==> flow/design.v <==
module controller
(
	input wire 	 clk,
	input wire 	 n_rst,
	input wire 	 dr,
	input wire 	 lc,
	input wire 	 overflow,
	output reg 	 cnt_up,
	output reg 	 clear,
	output reg [2:0] op,
	output reg [3:0] src1, 
	output reg [3:0] src2,
	output reg [3:0] dest,
	output reg 	 err,
	output wire 	 modwait);
	reg MODWAIT;
	reg next_MODWAIT;
	assign modwait = MODWAIT;
	typedef enum bit [4:0] {IDLE, LOAD_COEFF0, LOADED0, LOAD_COEFF1, LOADED1,LOAD_COEFF2, LOADED2, LOAD_COEFF3,
				STORE, ZERO, SORT1, SORT2, SORT3, SORT4, MUL1, MUL2, MUL3, MUL4, ADD1, ADD2, SUB1, SUB2, EIDLE}stateType;
	stateType state;
	stateType next_state;
always_ff @(posedge clk, negedge n_rst) begin
	if(n_rst == 0) begin
		state <= IDLE;
		MODWAIT <= 0;
	end
	else begin
		state <= next_state;
		MODWAIT <= next_MODWAIT;
	end
end
always_comb begin
	next_state = IDLE;
	next_MODWAIT = 1;
	case(state)
		IDLE: begin
			if (lc == 1) begin
				next_state = LOAD_COEFF0;
			end
			else if(dr == 1) begin
				next_state = STORE;
			end
			else begin
				next_state = IDLE;
				next_MODWAIT = 0;
			end
		end
		LOAD_COEFF0: begin
			next_state = LOADED0;
			next_MODWAIT = 0;
		end
		LOADED0: begin
			if (lc == 1) begin
				next_state = LOAD_COEFF1;
			end
			else begin
				next_state = LOADED0;
				next_MODWAIT = 0;
			end
		end
		LOAD_COEFF1: begin
			next_state = LOADED1;
			next_MODWAIT = 0;
		end
		LOADED1: begin
			if (lc == 1) begin
				next_state = LOAD_COEFF2;
			end
			else begin
				next_state = LOADED1;
				next_MODWAIT = 0;
			end
		end
		LOAD_COEFF2: begin
			next_state = LOADED2;
			next_MODWAIT = 0;
		end
		LOADED2: begin
			if (lc == 1) begin
				next_state = LOAD_COEFF3;
			end
			else begin
				next_state = LOADED2;
				next_MODWAIT = 0;
			end
		end
		LOAD_COEFF3: begin
			next_state = IDLE;
			next_MODWAIT = 0;
		end
		STORE: begin
			if (dr == 1) begin
				next_state = ZERO;
			end
			else begin
				next_state = EIDLE;
				next_MODWAIT = 0;
			end
		end
		ZERO: begin
				next_state = SORT1;
			end
			SORT1: begin
				next_state = SORT2;
			end
			SORT2: begin
				next_state = SORT3;
			end
			SORT3: begin 
				next_state = SORT4;
			end
			SORT4: begin 
				next_state = MUL1;
			end
			MUL1: begin
				next_state = ADD1;
			end
			ADD1: begin
				next_state = MUL2;
				if (overflow == 1) begin
					next_state = EIDLE;
					next_MODWAIT = 0;
				end
			end
			MUL2: begin 
				next_state = SUB1;
			end
			SUB1: begin
				next_state = MUL3;
				if (overflow == 1) begin
					next_state = EIDLE;
					next_MODWAIT = 0;
				end
			end
			MUL3: begin
				next_state = ADD2;
			end
			ADD2: begin
				next_state = MUL4;
				if (overflow == 1) begin
					next_state = EIDLE;
					next_MODWAIT = 0;
				end
			end
			MUL4: begin
				next_state = SUB2;
			end
			SUB2: begin
				if (overflow == 1) begin
					next_state = EIDLE;
					next_MODWAIT = 0;
				end
				else begin
					next_state = IDLE;
					next_MODWAIT = 0;
				end	
			end
			EIDLE: begin
				if (dr == 1)
					next_state = STORE;
				else if (lc == 1)
					next_state = LOAD_COEFF1;
				else begin
					next_state = EIDLE;
					next_MODWAIT = 0;
				end
			end
		endcase
	end
always_comb begin
   cnt_up = 0;
   err = 0;
   clear = 0;
   dest = 4'b0000;
   src1 = 4'b0000;
   src2 = 4'b0000;
   op = 3'b000;
   case(state) 
      IDLE: begin
	 cnt_up = 0;
	 err = 0;
	 dest = 4'b0000;
	 src1 = 4'b0000;
	 src2 = 4'b0000;
	 op = 3'b000;
      end
     LOAD_COEFF0: begin
	 cnt_up = 0;
	 err = 0;
	 clear = 1;	
	 dest = 4'b0110;
	 src1 = 4'b0000;
	 src2 = 4'b0000;
	 op = 3'b011;
     end
     LOADED0: begin
	 cnt_up = 0;
	err = 0;
	 dest = 4'b0000;
	 src1 = 4'b0000;
	 src2 = 4'b0000;
	 op = 3'b000;
     end
     LOAD_COEFF1: begin
         cnt_up = 0;
	 err = 0;
	 clear = 0;
	 dest = 4'b0111;
	 src1 = 4'b0000;
	 src2 = 4'b0000;
	 op = 3'b011;
     end
     LOADED1: begin
	 cnt_up = 0;
	 err = 0;
	clear = 0;
	 dest = 4'b0000;
	 src1 = 4'b0000;
	 src2 = 4'b0000;
	 op = 3'b000;
     end
     LOAD_COEFF2: begin
         cnt_up = 0;
	 err = 0;
	clear = 0;
	 dest = 4'b1000;
	 src1 = 4'b0000;
	 src2 = 4'b0000;
	 op = 3'b011;
     end
     LOADED2: begin
	 cnt_up = 0;
	 err = 0;
	clear = 0;
	 dest = 4'b0000;
	 src1 = 4'b0000;
	 src2 = 4'b0000;
	 op = 3'b000;
     end
     LOAD_COEFF3: begin
         cnt_up = 0;
	 err = 0;
	 clear = 0 ;
	 dest = 4'b1001;
	 src1 = 4'b0000;
	 src2 = 4'b0000;
	 op = 3'b011;
     end 
     STORE: begin
	cnt_up = 0;
	clear = 0;
	dest = 4'b0101;
	src1 = 4'b0000;
	src2 = 4'b0000;
	op = 3'b010;
     end
     ZERO: begin
	cnt_up = 1;
	clear = 0;
	err = 0;
	dest = 4'b0000;
	src1 = 4'b0000;
	src2 = 4'b0000;
	op = 3'b101;
     end
     SORT1: begin
	cnt_up = 0;
	clear = 0;
	dest = 4'b0001;
	src1 = 4'b0010;
	src2 = 4'b0000;
	op = 3'b001;
     end
    SORT2: begin
	cnt_up = 0;
	clear = 0;
	dest = 4'b0010;
	src1 = 4'b0011;
	src2 = 4'b0000;
	op = 3'b001;
     end
    SORT3: begin
	cnt_up = 0;
	clear = 0;
	dest = 4'b0011;
	src1 = 4'b0100;
	src2 = 4'b0000;
	op = 3'b001;
    end
    SORT4: begin
	cnt_up = 0;
	clear = 0;
	dest = 4'b0100;
	src1 = 4'b0101;
	src2 = 4'b0000;
	op = 3'b001;
    end
    MUL1:begin
       cnt_up = 0;
       clear = 0;
       err = 0;
       dest = 4'b1010;
       src1 = 4'b0001;
       src2 = 4'b0110;
       op = 3'b110;
    end
    ADD1:begin
       cnt_up = 0;
       clear = 0;
       err = 0;
       dest = 4'b0000;
       src1 = 4'b0000;
       src2 = 4'b1010;
       op = 3'b100;
    end
    MUL2:begin
       cnt_up = 0;
       clear = 0;
       err = 0;
       dest = 4'b1010;
       src1 = 4'b0010;
       src2 = 4'b0111;
       op = 3'b110;
    end
    SUB1:begin
       cnt_up = 0;
       clear = 0;
       err = 0;
       dest = 4'b0000;
       src1 = 4'b0000;
       src2 = 4'b1010;
       op = 3'b101;
    end
    MUL3:begin
       cnt_up = 0;
       clear = 0;
       err = 0;
       dest = 4'b1010;
       src1 = 4'b0011;
       src2 = 4'b1000;
       op = 3'b110;
    end
    ADD2:begin
       cnt_up = 0;
       clear = 0;
       err = 0;
       dest = 4'b0000;
       src1 = 4'b0000;
       src2 = 4'b1010;
       op = 3'b100;
    end
    MUL4:begin
       cnt_up = 0;
       clear = 0;
       err = 0;
       dest = 4'b1010;
       src1 = 4'b0100;
       src2 = 4'b1001;
       op = 3'b110;
    end
    SUB2:begin
       cnt_up = 0;
       clear = 0;
       err = 0;
       dest = 4'b0000;
       src1 = 4'b0000;
       src2 = 4'b1010;
       op = 3'b101;
    end
    EIDLE: begin
	 cnt_up = 0;
	 err = 1;
         clear = 0;
	 dest = 4'b0000;
	 src1 = 4'b0000;
	 src2 = 4'b0000;
	 op = 3'b000;
    end
   endcase  
end  
endmodule  
Step by step through the tools: controller
What the tools print for controller, step after step. Lines are those of the file above, counted from 1. Library cell names are shortened. A cell with -- has no value.

Design top: controller. Clock input: clk. Cell library: sky130hd. Library corner: tt_025C_1v80.

Word level
Counts by Yosys on the flattened word-level netlist (proc, flatten, opt, wreduce; memories kept). Register bits leave out memories and registers merged into their read ports (data or address); mux counts leave out enables and synchronous resets folded into registers. Print and check cells are left out. Yosys's memory passes give these memory sizes; they may raise the number of words (mostly to a power of two), join words into wider ones and drop unused or constant bits.

The entry for flip-flop bits (word level) reads 6. Bits in latches: 0. For bits in writable memories the number is 0. The figure for ROM bits is 544. Word width x clocked read ports: 0. The entry for memories reads 1. Bits of input ports: 5. For output and inout port bits the number is 19. The entry for elaborated cells reads 48.

Under add/sub/neg operators stands 0. The figure for multipliers is 0. Divide/modulo/power cells: 0. The figure for magnitude comparators is 0. The entry for equal/unequal tests reads 22. The entry for shift operators reads 0. Multiplexer cells: 19. The figure for bitwise gates (word level) is 0. For reduce/logical cells the number is 4.

Memories: (no name shown) (depth 32, bits a word 17, rd ports 1, wr ports 0, RTL line 179) `case(state)`.

Operators with widths (number): parallel mux 5 bit (select 22 bit) (1); equality test 5 x 4 -> 1 bit with constant B (8); equality test 5 bit with constant B (7); 2-to-1 mux 5 bit (5); equality test 5 x 3 -> 1 bit with constant B (4); equality test 5 x 2 -> 1 bit with constant B (2); 2-to-1 mux 4 bit (2); 2-to-1 mux 1 bit (8); OR reduction 3 bit (2); parallel mux 1 bit (select 6 bit) (1); 2-to-1 mux 3 bit (2); equality test 5 x 1 -> 1 bit with constant B (1); zero test 5 bit (1); OR reduction 5 bit (1).

Depth
Longest topological path by Yosys (ltp), each cell counted once; first at word level (registers and memories cut), then after technology mapping (sequential cells cut; the memories' decode and read muxes count).

The figure for depth after elaboration is 3. The figure for ABC_AREA is 0. The entry for depth in mapped cells reads 7. Depth with buffers taken out: 6.

Netlist
Source: synth_stat.txt of the flow (Yosys; design flattened, memories mapped). It holds for the ABC_AREA given above (unset counts as 0); a run with the other value may have another netlist. Totals and module areas in this step are rounded.

Cells by type: dfrtp_1 (number 6, area in all 150.144 sq um); ha_1 (number 7, area in all 87.584 sq um); o21ai_0 (number 14, area in all 70.067 sq um); nand2_1 (number 16, area in all 60.058 sq um); o211ai_1 (number 8, area in all 60.058 sq um); a22oi_1 (number 7, area in all 52.55 sq um); nor2_1 (number 14, area in all 52.55 sq um); buf_4 (number 6, area in all 45.043 sq um); buf_2 (number 8, area in all 40.038 sq um); nand2b_1 (number 5, area in all 31.28 sq um); a21oi_1 (number 6, area in all 30.029 sq um); nor2b_1 (number 4, area in all 25.024 sq um); a211oi_1 (number 3, area in all 22.522 sq um); a21o_1 (number 3, area in all 22.522 sq um); o21bai_1 (number 3, area in all 22.522 sq um); o221ai_1 (number 2, area in all 17.517 sq um); inv_1 (number 4, area in all 15.014 sq um); o22ai_1 (number 2, area in all 12.512 sq um).

Other cell types: 17; their cells: 19.

The figure for standard cells after synthesis is 137. For synthesis area the number is 946 sq um. Under area of sequential cells stands 150 sq um. Mapped flip-flops: 6. Buffers: 14.

Path before layout
OpenSTA on the mapped netlist: ideal clock, no wires. The path of least setup slack (recovery checks aside). Input and output delay are each 20% of the period. Register names are those of the netlist, which keeps one name where synthesis merged equal registers.

Path kind: reg-to-output. Start: reg state[1]. End: out dest[2]. Under period stands 2.74 ns. The figure for external output delay is 0.548 ns. The entry for launch time at the first pin reads 0.000 ns. The figure for data arrival time is 1.399 ns. Required time: 2.192 ns. The figure for path slack is 0.793 ns. For delay of the path the number is 1.399 ns. The entry for driving pins on the path reads 6. The figure for path buffers is 1. The entry for synthesis period reached reads 1.947 ns.

"delay of the path" = arrival - input delay + setup time. At an output port there is no setup time. "driving pins on the path": output pins that drive a net of the path, with the launching flip-flop's if there is one; two outputs of one cell count as two. "synthesis period reached" = period - worst setup slack (recovery checks aside). The figure is calculated, with input and output delays left at 20% of the set period. The rows between start and end are the longest chain of elaborated cells between them; the timing report does not say that the signal goes this way. Where chains are equally long, one stands for them. A line is the first line of the expression or statement that the cell stems from. Yosys adds cells for indexed reads and writes and turns some case tables into memories. The chain passes a memory read, where the word-level depth is cut; so it can be longer than that depth.

Cells stage by stage: dfrtp_1 inv_1 ha_1 buf_2 a211oi_1 a211oi_1. For length of the longest elaborated chain the number is 1. Elaborated cells on any way between the ends: 1. Source lines of those cells: 1. Those cells by class: 1 x memory.

Ends and longest elaborated chain, after synthesis: start: declaration (RTL line 21) `stateType state;`; start: assignment (RTL line 25) `state <= IDLE;`; start: assignment (RTL line 29) `state <= next_state;`; memory (32 x 17 bit) (RTL line 179) `case(state)`; end: declaration (RTL line 13) `output reg [3:0] dest,`.

Worst path after layout
From the final timing report of flow run A: the path of least setup slack in the routed layout; clock arrival at registers is part of the times.

Path kind: reg-to-output. Start: reg state[1]. End: out src2[0]. Under period stands 2.25 ns. The figure for external output delay is 0.45 ns. The entry for launch time at the first pin reads 0.23 ns. The figure for data arrival time is 1.92 ns. Required time: 1.80 ns. The figure for path slack is -0.12 ns. The entry for driving pins on the path reads 7. The figure for path buffers is 2.

The rows between start and end are the longest chain of elaborated cells between them; the timing report does not say that the signal goes this way. Where chains are equally long, one stands for them. The chain passes a memory read, where the word-level depth is cut; so it can be longer than that depth.

Cells stage by stage: dfrtp_1 inv_1 ha_2 nand2_1 buf_4 o21ai_0 clkdlybuf4s50_1. For length of the longest elaborated chain the number is 1. Elaborated cells on any way between the ends: 1. Source lines of those cells: 1. Those cells by class: 1 x memory.

Ends and longest elaborated chain, after layout: start: declaration (RTL line 21) `stateType state;`; start: assignment (RTL line 25) `state <= IDLE;`; start: assignment (RTL line 29) `state <= next_state;`; memory (32 x 17 bit) (RTL line 179) `case(state)`; end: declaration (RTL line 12) `output reg [3:0] src2,`.

## Implementation results

Module controller, platform sky130hd: 2 stored runs of the flow (Yosys, OpenROAD) with differing settings, in no particular order. Input and output delays are each 20% of the period that was set; the output load is 0.01 pF. By "reached clock period" is meant the clock period of the run minus its worst setup slack. This is arithmetic on one report: input and output delays are still those of the set period (20% each). "critical setup path time": the worst setup path's part of the clock period (all of it between registers, 20% less for each end at a port) less its slack. A launch clock that arrives late makes it longer, a capture clock that arrives late makes it shorter. "total power after layout" is the tool's figure for a default switching activity; nothing was simulated. Measured values are rounded.

Files of flow run A:
==> flow/run.sh <==
#!/bin/bash
# the make line also repeats the synthesis and layout settings of config.mk as NAME=value (left out here)
make -C /OpenROAD-flow-scripts/flow DESIGN_CONFIG=/design/flow/config.mk WORK_HOME=/design/flow/orfs CLKGATE_MAP_FILE= finish
==> flow/config.mk <==
export PLATFORM = sky130hd
export DESIGN_NAME = controller
export DESIGN_NICKNAME = controller
export VERILOG_FILES = /design/flow/design.v
export SDC_FILE = /design/flow/constraint.sdc
export NUM_CORES = 4
export LEC_CHECK = 0
export CAP_MARGIN = 20
export CORE_MARGIN = 2
export CORE_UTILIZATION = 44
export GPL_ROUTABILITY_DRIVEN = 1
export PLACE_DENSITY_LB_ADDON = 0.07
export SETUP_SLACK_MARGIN = -0.21
export SLEW_MARGIN = 20
==> flow/constraint.sdc <==
create_clock -name core_clock -period 2.25 [get_ports {clk}]
set_input_delay 0.4500 -clock core_clock [delete_from_list [all_inputs] [get_ports {clk}]]
set_output_delay 0.4500 -clock core_clock [all_outputs]
set_load 0.01 [all_outputs]

Results of flow run A. The std-cell area (final layout) comes to 1330 sq um. The setup slack of the worst path comes to -0.121 ns. The critical setup path time stands at 1.92 ns. Worst setup path type: reg-to-output. The total negative setup slack stands at -0.651 ns. The measured die outline area is 2540 sq um. For the utilization after routing the run shows 66.4%. The total power after layout stands at 2030 uW. The netlist area reported by Yosys reads 946 sq um. For the reached clock period the run shows 2.371 ns.

Files of flow run B:
==> flow/run.sh <==
#!/bin/bash
# the make line also repeats the synthesis and layout settings of config.mk as NAME=value (left out here)
make -C /OpenROAD-flow-scripts/flow DESIGN_CONFIG=/design/flow/config.mk WORK_HOME=/design/flow/orfs CLKGATE_MAP_FILE= finish
==> flow/config.mk <==
export PLATFORM = sky130hd
export DESIGN_NAME = controller
export DESIGN_NICKNAME = controller
export VERILOG_FILES = /design/flow/design.v
export SDC_FILE = /design/flow/constraint.sdc
export NUM_CORES = 4
export LEC_CHECK = 0
export ABC_AREA = 0
export CAP_MARGIN = 20
export CELL_PAD_IN_SITES_DETAIL_PLACEMENT = 2
export CELL_PAD_IN_SITES_GLOBAL_PLACEMENT = 2
export CORE_MARGIN = 8
export CORE_UTILIZATION = 18
export CTS_CLUSTER_SIZE = 49
export GPL_ROUTABILITY_DRIVEN = 1
export PLACE_DENSITY_LB_ADDON = 0.17
export SLEW_MARGIN = 20
==> flow/constraint.sdc <==
create_clock -name core_clock -period 2.15 [get_ports {clk}]
set_input_delay 0.4300 -clock core_clock [delete_from_list [all_inputs] [get_ports {clk}]]
set_output_delay 0.4300 -clock core_clock [all_outputs]
set_load 0.01 [all_outputs]

Results of flow run B. The std-cell area (final layout) comes to 1450 sq um. The setup slack of the worst path comes to 0.116 ns. The critical setup path time stands at 1.60 ns. Worst setup path type: reg-to-output. The total negative setup slack stands at 0.000 ns. The measured die outline area is 7830 sq um. For the utilization after routing the run shows 28.6%. The total power after layout stands at 2300 uW. The netlist area reported by Yosys reads 946 sq um. For the reached clock period the run shows 2.034 ns.
