==> flow/design.v <==
module flex_counter
#(
	NUM_CNT_BITS = 4)
(
	input wire clk, n_rst, clear, count_enable,
	input wire [NUM_CNT_BITS-1:0] rollover_val,
	output reg [NUM_CNT_BITS-1:0] count_out,
	output reg rollover_flag
);
	reg [NUM_CNT_BITS-1:0] count_next;
	reg next_rollflag;	
	always_ff @ (posedge clk, negedge n_rst)
	begin 
		if (!n_rst) begin
			count_out <= '0;
			rollover_flag <= '0;	 
		end
		else begin
			count_out <= count_next;
			rollover_flag <= next_rollflag;  
		end
	end
always_comb
begin
   if(clear == 1) begin
	count_next = 0;
	next_rollflag = 0;
	end
   else begin
	if(count_enable == 0)begin
		count_next = count_out;
		next_rollflag = rollover_flag;
	end
	else begin
		count_next = count_out + 1;
		next_rollflag = 0;
		if(count_out == rollover_val) begin
		count_next = 1;
		end
		if(count_out == rollover_val - 1) begin
		next_rollflag = 1;
		end
	end
   end
end	  
endmodule 
`timescale 1ns / 10ps
module timer(
	     input  clk,
	     input  n_rst,
	     input  enable_timer,
	     output shift_strobe,
	     output packet_done);
   reg 		    local_enable1;
   reg 		    local_enable2;
   always_ff @(posedge clk, negedge n_rst) begin
      if(n_rst == 0) begin
	 local_enable1 <= 0;
	 local_enable2 <= 0;
      end
      else begin
	 local_enable1 <= enable_timer;
	 local_enable2 <= local_enable1;
      end
   end  
   flex_counter #(4) count_10 (.clk(clk), .n_rst(n_rst), .clear(packet_done), .count_enable(local_enable2), .rollover_val(4'b1010), .count_out(), .rollover_flag(shift_strobe));
   flex_counter #(4) count_9 (.clk(clk), .n_rst(n_rst), .clear(packet_done), .count_enable(shift_strobe), .rollover_val(4'b1001), .count_out(), .rollover_flag(packet_done));
endmodule 
# From RTL to reports: timer
# What the tools print for timer, step after step.
# Lines are those of the file above, counted from 1.
# Operators carry their Yosys type and port widths (W data, S select, Z words).
# Library cell names are shortened.
inputs:
  top_module: "timer"
  clk_port: "clk"
  cell_library: "sky130hd"
  corner: "tt_025C_1v80"

# Elaborated design
# Yosys after proc, flatten, opt, wreduce and memory -nomap, before mapping. Memory bits, and registers merged into a memory's read port (data or address), are not among the register bits. Print and check cells are not counted. Equal cells are merged and count once.
classes:
  add_sub_neg: 2
  eq_ne: 4
  mux: 12
  reduce_and_logical: 2
ops:
  columns: ["op", "n"]
  rows:
  - ["$mux W4", 6]
  - ["$eq A4 B4 Y1 const B", 4]
  - ["$add A4 B1 Y4 const B", 2]
  - ["$mux W1", 6]
  - ["$reduce_bool A2 Y1", 2]
bits:
  regBits: 12
  input_bits: 3
  out_inout_bits: 2
  wordCells: 26

# Longest topological paths
# Depth = most cells in a row (Yosys ltp): at word level without a register or memory, in the mapped netlist without a sequential cell, where the memories' decode and read muxes count.
logic_depth:
  word_depth: 4
  abc_area: 0
  ltp_mapped: 3
  mapped_depth_nobuf: 3

# After synthesis
# The flow's flattened synthesis, as Yosys stat reports it; memories are mapped. The netlist is that of the ABC_AREA named above (0 if unset); the other value can give another one.
# The area totals of this step are shown rounded.
by_type:
  columns: ["cell_type", "n", "area_total_um2"]
  rows:
  - ["dfrtp_1", 12, 300.288]
  - ["a21oi_1", 5, 25.024]
  - ["nor2b_1", 4, 25.024]
  - ["nor2_1", 6, 22.522]
  - ["xor2_1", 2, 17.517]
  - ["o21ai_0", 3, 15.014]
  - ["and4b_2", 1, 11.261]
  - ["and4b_1", 1, 10.01]
  - ["nand3_1", 2, 10.01]
  - ["nor3_1", 2, 10.01]
  - ["a21oi_2", 1, 8.758]
  - ["nand4b_1", 1, 8.758]
  - ["xnor2_1", 1, 8.758]
  - ["nand2_1", 2, 7.507]
  - ["nand3b_1", 1, 7.507]
  - ["o21a_1", 1, 7.507]
  - ["or2b_1", 1, 7.507]
  - ["nand2_2", 1, 6.256]
# Other cell types: 4; their cells: 4.
mapped:
  mapped_cells: 51
  area_um2: 530
  seqArea_um2: 300
  flip_flops: 12
  n_buf: 1
# The figures by module come from a second, unflattened synthesis with its own total; it is not the netlist above.
unflattened:
  hier_cells: 86
  hier_area_um2: 820
# Rows give one instance, submodules left out.
modules:
  columns: ["module", "n_inst", "cells", "mod_area_um2", "seq_area_um2"]
  rows:
  - ["flex_counter #(NUM_CNT_BITS=4)", 2, 41, 380, 130]
  - ["timer", 1, 4, 58, 50]

# Worst setup path after synthesis
# OpenSTA on the mapped netlist: ideal clock, no wires. The path of least setup slack (recovery checks aside). Input and output delay are each 20% of the period. Register names are those of the netlist, which keeps one name where synthesis merged equal registers.
synth_timing:
  path_kind: "reg2reg"
  start: "register count_10.rollover_flag"
  end: "register count_9.count_out[1]"
  clock_period_ns: 1.65
  setup_ns: 0.074
  t_first_pin_ns: 0.000
  t_arrival_ns: 0.959
  required_ns: 1.576
  path_slack_ns: 0.617
  path_delay_ns: 1.033
  driving_pins: 4
  n_path_buf: 0
  period_less_setup_slack_ns: 1.033
# "path_delay_ns" is the arrival time less input delay plus setup time.
# "driving_pins": output pins that drive a net of the path, with the launching flip-flop's if there is one; two outputs of one cell count as two.
# "period_less_setup_slack_ns" is the clock period less the worst setup slack; recovery checks do not enter. This is arithmetic on one report: input and output delays are still those of the set period (20% each).
# Between the ends stands the longest chain of elaborated cells between them, by number of cells; it is not shown to be the way that was timed. Of several equally long chains one is given.
# Each line given opens the expression or statement behind the cell; cells for indexed reads and writes are added by Yosys, which also makes memories of some case tables.
synth_via:
  cell_sequence: "dfrtp_1 -> nand2_2 -> or3_1 -> a21oi_2"
  elab_chain_cells: 2
  cone_cells: 3
  cone_lines: 2
  classes_between: "mux (2); reduce/logical (1)"
synth_lines:
  columns: ["element", "line", "text"]
  rows:
  - ["start: declaration", 8, "output reg rollover_flag"]
  - ["start: assignment", 16, "rollover_flag <= '0;"]
  - ["start: assignment", 20, "rollover_flag <= next_rollflag;"]
  - ["$mux W4", 30, "if(count_enable == 0)begin"]
  - ["$mux W4", 25, "if(clear == 1) begin"]
  - ["end: assignment", 15, "count_out <= '0;"]
  - ["end: assignment", 19, "count_out <= count_next;"]
  - ["end: declaration", 7, "output reg [NUM_CNT_BITS-1:0] count_out,"]

# Timing after layout
# From the final timing report of run A: the path of least setup slack in the routed layout; clock arrival at registers is part of the times.
layout_timing:
  path_kind: "reg2reg"
  start: "register count_10.rollover_flag"
  end: "register count_9.count_out[1]"
  clock_period_ns: 1.11
  setup_ns: 0.06
  t_first_pin_ns: 0.27
  t_arrival_ns: 1.27
  required_ns: 1.32
  path_slack_ns: 0.05
  driving_pins: 5
  n_path_buf: 1
# Between the ends stands the longest chain of elaborated cells between them, by number of cells; it is not shown to be the way that was timed. Of several equally long chains one is given.
layout_via:
  cell_sequence: "dfrtp_2 -> buf_6 -> nand2_4 -> or3_1 -> a21oi_2"
  elab_chain_cells: 2
  cone_cells: 3
  cone_lines: 2
  classes_between: "mux (2); reduce/logical (1)"
layout_lines:
  columns: ["element", "line", "text"]
  rows:
  - ["start: declaration", 8, "output reg rollover_flag"]
  - ["start: assignment", 16, "rollover_flag <= '0;"]
  - ["start: assignment", 20, "rollover_flag <= next_rollflag;"]
  - ["$mux W4", 30, "if(count_enable == 0)begin"]
  - ["$mux W4", 25, "if(clear == 1) begin"]
  - ["end: assignment", 15, "count_out <= '0;"]
  - ["end: assignment", 19, "count_out <= count_next;"]
  - ["end: declaration", 7, "output reg [NUM_CNT_BITS-1:0] count_out,"]

# Below are 2 stored runs of the flow (Yosys, OpenROAD; platform sky130hd) on timer, each with its settings and what was measured, unordered. Constraints: input delay and output delay 20% of the set period each, output load 0.01 pF.
# By "achievedPeriod_ns" is meant the clock period of the run minus its worst setup slack. This is arithmetic on one report: input and output delays are still those of the set period (20% each).
# "power_uw" rests on the timing tool's default activity at the inputs, not on a simulated workload.
# The results are shown rounded.
runs:
  - name: "run A"
    settings:
      period_ns: 1.11
      CORE_UTILIZATION: 21
      SETUP_SLACK_MARGIN: 0.2
      PLACE_DENSITY: 0.9
      CORE_ASPECT_RATIO: 0.86
      ABC_AREA: 0
      GPL_TIMING_DRIVEN: 1
      GPL_ROUTABILITY_DRIVEN: 0
      CTS_CLUSTER_SIZE: 18
      MIN_ROUTING_LAYER: "met1"
      CAP_MARGIN: 20
      CORE_MARGIN: 2
      SLEW_MARGIN: 20
    results:
      achievedPeriod_ns: 1.060
      finish.utilization_pct: 32
      power_uw: 1600
      die_um2: 2900
      final_setup_ws_ns: 0.050
      tns_setup_ns: 0.000
      synth_area_um2: 530
  - name: "run B"
    settings:
      period_ns: 1.7
      CORE_UTILIZATION: 37
      SETUP_SLACK_MARGIN: -0.13
      PLACE_DENSITY_LB_ADDON: 0.28
      CORE_ASPECT_RATIO: 0.51
      CORE_MARGIN: 2
      CTS_CLUSTER_DIAMETER: 311
      MAX_ROUTING_LAYER: "met4"
      CAP_MARGIN: 20
      SLEW_MARGIN: 20
    outcome: "no results, floorplanning failed with PDN-0185"
